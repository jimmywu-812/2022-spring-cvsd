==> flow/design.v <==
module alu #(
    parameter INT_W  = 4,
    parameter FRAC_W = 6,
    parameter INST_W = 4,
    parameter DATA_W = INT_W + FRAC_W
)(
    input                     i_clk,
    input                     i_rst_n,
    input                     i_valid,
    input signed [DATA_W-1:0] i_data_a,
    input signed [DATA_W-1:0] i_data_b,
    input        [INST_W-1:0] i_inst,
    output                    o_valid,
    output       [DATA_W-1:0] o_data
);  
reg [DATA_W-1:0] o_data_w, o_data_r;
reg              o_valid_w, o_valid_r;
wire [18:0] MIN_THRESHOLD, MAX_THRESHOLD;
wire [9:0]  MIN_VALUE, MAX_VALUE;
wire [9:0]  alu_data_a, alu_data_b;
wire [3:0]  alu_inst;
wire [18:0] o_data_r_extended;
wire        overflow_ADD_pos, overflow_ADD_neg, overflow_SUB_pos, overflow_SUB_neg;
wire        overflow_MUL_pos, overflow_MUL_neg, overflow_MAC_pos, overflow_MAC_neg;
wire [9:0]  alu_ADD_tmp, alu_SUB_tmp;
wire [18:0] alu_MUL_tmp, alu_MAC_tmp;
wire [12:0] alu_MUL_tmp_rounded, alu_MAC_tmp_rounded;
wire [9:0]  alu_ADD, alu_SUB, alu_MUL, alu_MAC, alu_TANH;
wire [9:0]  alu_ORN, alu_CLZ, alu_CTZ, aku_CPOP, alu_ROL;
assign o_valid = o_valid_r;
assign o_data = o_data_r;
assign MIN_THRESHOLD = 13'b0000111_111111;
assign MAX_THRESHOLD = 13'b1111000_000000;
assign MIN_VALUE = 10'b1000_000000;
assign MAX_VALUE = 10'b0111_111111;
assign alu_data_a = i_valid ? i_data_a : 0;
assign alu_data_b = i_valid ? i_data_b : 0;
assign alu_inst = i_valid ? i_inst   : 4'b1111;
assign o_data_r_extended = {{3{o_data_r[9]}}, o_data_r, 6'b0};
assign alu_ADD_tmp = $signed(alu_data_a)+$signed(alu_data_b);
assign alu_SUB_tmp = $signed(alu_data_a)-$signed(alu_data_b);
assign alu_MUL_tmp = $signed(alu_data_a)*$signed(alu_data_b);
assign alu_MUL_tmp_rounded = alu_MUL_tmp[5] ? alu_MUL_tmp[18:6]+1 : alu_MUL_tmp[18:6];
assign alu_MAC_tmp = $signed(alu_MUL_tmp)+$signed(o_data_r_extended);
assign alu_MAC_tmp_rounded = alu_MAC_tmp[5] ? alu_MAC_tmp[18:6]+1 : alu_MAC_tmp[18:6];
assign overflow_ADD_pos = ~alu_data_a[9] & ~alu_data_b[9] &  alu_ADD_tmp[9];
assign overflow_ADD_neg =  alu_data_a[9] &  alu_data_b[9] & ~alu_ADD_tmp[9];
assign overflow_SUB_pos = ~alu_data_a[9] &  alu_data_b[9] &  alu_SUB_tmp[9];
assign overflow_SUB_neg =  alu_data_a[9] & ~alu_data_b[9] & ~alu_SUB_tmp[9];
assign overflow_MUL_pos = ~alu_MUL_tmp_rounded[12] & (alu_MUL_tmp_rounded > MIN_THRESHOLD);
assign overflow_MUL_neg =  alu_MUL_tmp_rounded[12] & (alu_MUL_tmp_rounded < MAX_THRESHOLD);
assign overflow_MAC_pos = ~alu_MAC_tmp_rounded[12] & (alu_MAC_tmp_rounded > MIN_THRESHOLD);
assign overflow_MAC_neg =  alu_MAC_tmp_rounded[12] & (alu_MAC_tmp_rounded < MAX_THRESHOLD);
assign alu_ADD = overflow_ADD_pos ? MAX_VALUE : 
                 overflow_ADD_neg ? MIN_VALUE : alu_ADD_tmp;
assign alu_SUB = overflow_SUB_pos ? MAX_VALUE : 
                 overflow_SUB_neg ? MIN_VALUE : alu_SUB_tmp;
assign alu_MUL = overflow_MUL_pos ? MAX_VALUE : 
                 overflow_MUL_neg ? MIN_VALUE : alu_MUL_tmp_rounded;
assign alu_MAC = overflow_MAC_pos ? MAX_VALUE : 
                 overflow_MAC_neg ? MIN_VALUE : alu_MAC_tmp_rounded;
assign alu_TANH = alu_data_a[9] ? (
                  (alu_data_a < 10'b1110_100000) ? 10'b1111_000000 : 
                  (alu_data_a < 10'b1111_100000) ? {1'b1, alu_data_a[9:1]} + 10'b1111_110000 : alu_data_a) : (
                  (alu_data_a > 10'b0001_100000) ? 10'b0001_000000 : 
                  (alu_data_a > 10'b0000_100000) ? {1'b0, alu_data_a[9:1]} + 10'b0000_010000 : alu_data_a);
always@(*) begin
    o_data_w = 10'b0;
    o_valid_w = 1'b0;
    case(i_inst)
        4'b0000: o_data_w = alu_ADD;
        4'b0001: o_data_w = alu_SUB;
        4'b0010: o_data_w = alu_MUL;
        4'b0011: o_data_w = alu_MAC;
        4'b0100: o_data_w = alu_TANH;
    endcase
    o_valid_w = i_valid;
end
always@(posedge i_clk or negedge i_rst_n) begin
    if (!i_rst_n) begin
        o_data_r <= 0;
        o_valid_r <= 0;
    end else begin
        o_data_r <= o_data_w;
        o_valid_r <= o_valid_w;
    end
end
endmodule
# Step by step through the tools: alu
# What the tools print for alu, step after step.
# Line numbers count from 1 in the design file above.
# Operators carry their Yosys type and port widths (W data, S select, Z words).
# Library cell names are shortened.
# Not given: n/a
# inputs
top	alu
clock_port	i_clk
library	sky130hd
corner	tt_025C_1v80

# Elaborated design
# Counts by Yosys on the flattened word-level netlist (proc, flatten, opt, wreduce; memories kept). Register bits leave out memories and registers merged into their read ports (data or address); mux counts leave out enables and synchronous resets folded into registers. Print and check cells are left out. Cells with the same type and inputs are merged into one.
# bits
reg_bits	11
latchBits	0
mem_bits_rw	0
rom_bits	0
clocked_rd_ports_x_width	0
mem_count	0
out_inout_bits	11
wordCells	59
# op_classes
add_sub_neg	7
mul	1
div_mod_pow	0
compare	8
eq_ne	4
shift	0
mux	18
n_logic	18
n_reduce_logical	1
# ops
operator	n
$mul A10 B10 Y19	1
$mux W10	15
$pmux W10 S5	1
$add A13 B1 Y13 const B	2
$lt A13 B13 Y1 const B	2
$gt A13 B9 Y1 const B	2
$mux W13	2
$lt A10 B10 Y1 const B	2
$add A19 B16 Y19	1
$and A1 B1 Y1	12
$add A10 B10 Y10	1
$sub A10 B10 Y10	1
$add A10 B10 Y10 const B	1
$gt A10 B6 Y1 const B	1
$gt A10 B7 Y1 const B	1
$add A9 B5 Y10 const B	1
$eq A4 B2 Y1 const B	2
$not A1 Y1	6
$eq A4 B1 Y1 const B	1
$eq A4 B3 Y1 const B	1
$logic_not A4 Y1	1

# Logic depth
# Yosys ltp: most cells in a row. Word level: on the elaborated netlist, between registers, memories and ports. Mapped: between sequential cells and ports; inverters and the memories' decode and read muxes count.
# depth
ltp_word	10
abc_area	1
depth_mapped	49
depth_no_buf	46

# Mapped cells and area
# The flow's flattened synthesis, as Yosys stat reports it; memories are mapped. The netlist is that of the ABC_AREA named above (0 if unset); the other value can give another one.
# The area totals of this step are shown rounded.
# synth_totals
cells	1160
mapped_area_um2	7575
seq_area_um2	275.3
ffs	11
# by_type
cell_type	n	type_area_um2
fa_1	88	1761.69
nand2_1	316	1.19E+03
ha_1	83	1.04E+03
inv_1	222	833.299
nor2_1	126	472.954
nand3_1	62	310.298
dfrtp_1	11	275.264
xor2_1	25	218.96
a21oi_1	41	205.197
o21ai_0	39	195.187
nand2_2	22	137.632
nand3b_1	15	112.608
nand4_1	16	100.096
nand3_2	7	70.067
nor3_1	13	65.062
xor2_4	2	55.053
o2111ai_1	5	43.792
xnor2_1	5	43.792
# Not listed: further types 30, cells in them 62.

# Path before layout
# Path of least setup slack by OpenSTA after synthesis, without wires, with an ideal clock, recovery checks aside; 20% of the period is set as input and as output delay. Where synthesis merged equal registers, the netlist keeps one of their names.
# synth_timing
kind	input to register
startpoint	in i_valid
endpoint	reg o_data_r[3]
clock_period_ps	9970
input_delay_ps	1994
setup_time_ps	125
t_first_pin_ps	1994
arrival_ps	8415
required_time_ps	9845
slack_ps	1429
path_delay_ps	6546
path_stages	47
path_buffers	3
period_less_setup_slack_ps	8541
# "path_delay_ps" is the arrival time less input delay plus setup time.
# "path_stages" counts driving pins, that of a launching flip-flop among them; a cell with two outputs on the path counts twice.
# "period_less_setup_slack_ps" is the clock period less the worst setup slack; recovery checks do not enter. This is arithmetic on one report: input and output delays are still those of the set period (20% each).
# Between the ends stands the longest chain of elaborated cells between them, by number of cells; it is not shown to be the way that was timed. Of several equally long chains one is given.
# A line is the first line of the expression or statement that the cell stems from. Yosys adds cells for indexed reads and writes and turns some case tables into memories.
# synth_between
cell_sequence	buf_4 > buf_2 > buf_4 > nand2_1 > inv_1 > ha_1 > inv_1 > fa_1 > fa_1 > inv_1 > ha_1 > fa_1 > inv_1 > fa_1 > inv_1 > ha_1 > nand2_1 > nand2_1 > (+11 left out) > nor2_1 > nand2_1 > nand2_1 > nand2_1 > inv_1 > nand2_1 > nor2_1 > nand3_1 > nand2_1 > nand2_1 > nand2_1 > nand2_1 > nand3_1 > nand3_2 > nand2_1 > nand2_1 > nand2_1 > nand3_1
elab_chain_len	10
cone_cells	52
cone_classes	add/sub: 7; mul: 1; compare: 8; mux: 18; logic: 18
# synth_rtl
item	line	rtl
from (decl)	9	input                     i_valid,
$mux W10	36	assign alu_data_a = i_valid ? i_data_a : 0;
$mul A10 B10 Y19	42	assign alu_MUL_tmp = $signed(alu_data_a)*$signed(alu_data_b);
$add A19 B16 Y19	44	assign alu_MAC_tmp = $signed(alu_MUL_tmp)+$signed(o_data_r_extended);
$add A13 B1 Y13	45	assign alu_MAC_tmp_rounded = alu_MAC_tmp[5] ? alu_MAC_tmp[18:6]+1 : alu_MAC_tmp[18:6];
$mux W13	45
$lt A13 B13 Y1	53	assign overflow_MAC_neg =  alu_MAC_tmp_rounded[12] & (alu_MAC_tmp_rounded < MAX_THRESHOLD);
$and A1 B1 Y1	53
$mux W10	61	overflow_MAC_neg ? MIN_VALUE : alu_MAC_tmp_rounded;
$mux W10	60	assign alu_MAC = overflow_MAC_pos ? MAX_VALUE :
$pmux W10 S5	70	case(i_inst)
to (assign)	81	o_data_r <= 0;
to (assign)	84	o_data_r <= o_data_w;
to (decl)	16	reg [DATA_W-1:0] o_data_w, o_data_r;

# Worst path after layout
# From the final timing report of stored run 1: the path of least setup slack in the routed layout; clock arrival at registers is part of the times.
# The path's times are printed in steps of 10 ps; the period is the one set.
# layout_timing
kind	input to register
startpoint	in i_valid
endpoint	reg o_data_r[2]
clock_period_ps	15000
input_delay_ps	3000
setup_time_ps	120
t_first_pin_ps	3000
arrival_ps	11510
required_time_ps	15120
slack_ps	3610
path_stages	47
path_buffers	4
# Between the ends stands the longest chain of elaborated cells between them, by number of cells; it is not shown to be the way that was timed. Of several equally long chains one is given.
# layout_between
cell_sequence	clkdlybuf4s50_1 > buf_4 > buf_2 > buf_4 > nand2_1 > inv_1 > ha_1 > inv_1 > fa_1 > fa_1 > inv_1 > ha_1 > fa_1 > inv_1 > fa_1 > inv_1 > ha_1 > nand2_1 > (+11 left out) > a21oi_1 > nand3_1 > nand2_1 > nand2_1 > inv_1 > nand2_1 > nor2_1 > nand3_1 > nor2_1 > inv_1 > nand2_1 > nand2_1 > nand2_1 > nand2_1 > nand2_2 > o21ai_0 > nand2_1 > nand2_1
elab_chain_len	10
cone_cells	52
cone_classes	add/sub: 7; mul: 1; compare: 8; mux: 18; logic: 18
# layout_rtl
item	line	rtl
from (decl)	9	input                     i_valid,
$mux W10	36	assign alu_data_a = i_valid ? i_data_a : 0;
$mul A10 B10 Y19	42	assign alu_MUL_tmp = $signed(alu_data_a)*$signed(alu_data_b);
$add A19 B16 Y19	44	assign alu_MAC_tmp = $signed(alu_MUL_tmp)+$signed(o_data_r_extended);
$add A13 B1 Y13	45	assign alu_MAC_tmp_rounded = alu_MAC_tmp[5] ? alu_MAC_tmp[18:6]+1 : alu_MAC_tmp[18:6];
$mux W13	45
$lt A13 B13 Y1	53	assign overflow_MAC_neg =  alu_MAC_tmp_rounded[12] & (alu_MAC_tmp_rounded < MAX_THRESHOLD);
$and A1 B1 Y1	53
$mux W10	61	overflow_MAC_neg ? MIN_VALUE : alu_MAC_tmp_rounded;
$mux W10	60	assign alu_MAC = overflow_MAC_pos ? MAX_VALUE :
$pmux W10 S5	70	case(i_inst)
to (assign)	81	o_data_r <= 0;
to (assign)	84	o_data_r <= o_data_w;
to (decl)	16	reg [DATA_W-1:0] o_data_w, o_data_r;

# Measured results for alu: 2 stored runs of the Yosys and OpenROAD flow on sky130hd. The settings differ; the order carries no meaning. The constraints put input and output delay at 20% of the set period each and load the outputs with 0.01 pF.
# "clock_period_reached_ps" = clock period - worst setup slack. The figure is calculated, with input and output delays left at 20% of the set period.
# "worst_path_ps" means the part of the period allowed to the worst setup path (the constraints hold back 20% at inputs and 20% at outputs) less its slack; where the path has registers, the arrival times of their clocks count too.
# "power_total_uw" rests on the timing tool's default activity at the inputs, not on a simulated workload.
# "worst_path_ps" is known to 10 ps.
# Measured values are rounded.
# A setting shown as . is not set for that run.
setting or result,stored run 1,stored run 2
period_ns,15.0,15.9
CORE_UTILIZATION,37,40
PLACE_DENSITY_LB_ADDON,0.24,.
TNS_END_PERCENT,35,.
ABC_AREA,1,.
GPL_TIMING_DRIVEN,0,.
CTS_CLUSTER_SIZE,56,.
CTS_CLUSTER_DIAMETER,59,.
CAP_MARGIN,20,20
SLEW_MARGIN,5,20
MIN_ROUTING_LAYER,met2,.
MAX_ROUTING_LAYER,met5,.
CORE_MARGIN,2,2
synth_chip_area_um2,7575,7350
dieArea_um2,21630,19470
finish.stdcell_area_um2,8342,7934
fin_util_pct,41.4,44.0
ws_setup_ps,3607,3519
setup_tns_ps,0,0
fin_hold_ws_ps,984,960
power_total_uw,1568,1506
clock_period_reached_ps,11393,12381
worst_path_ps,8390,9200
critical_path_type,input to register,input to register
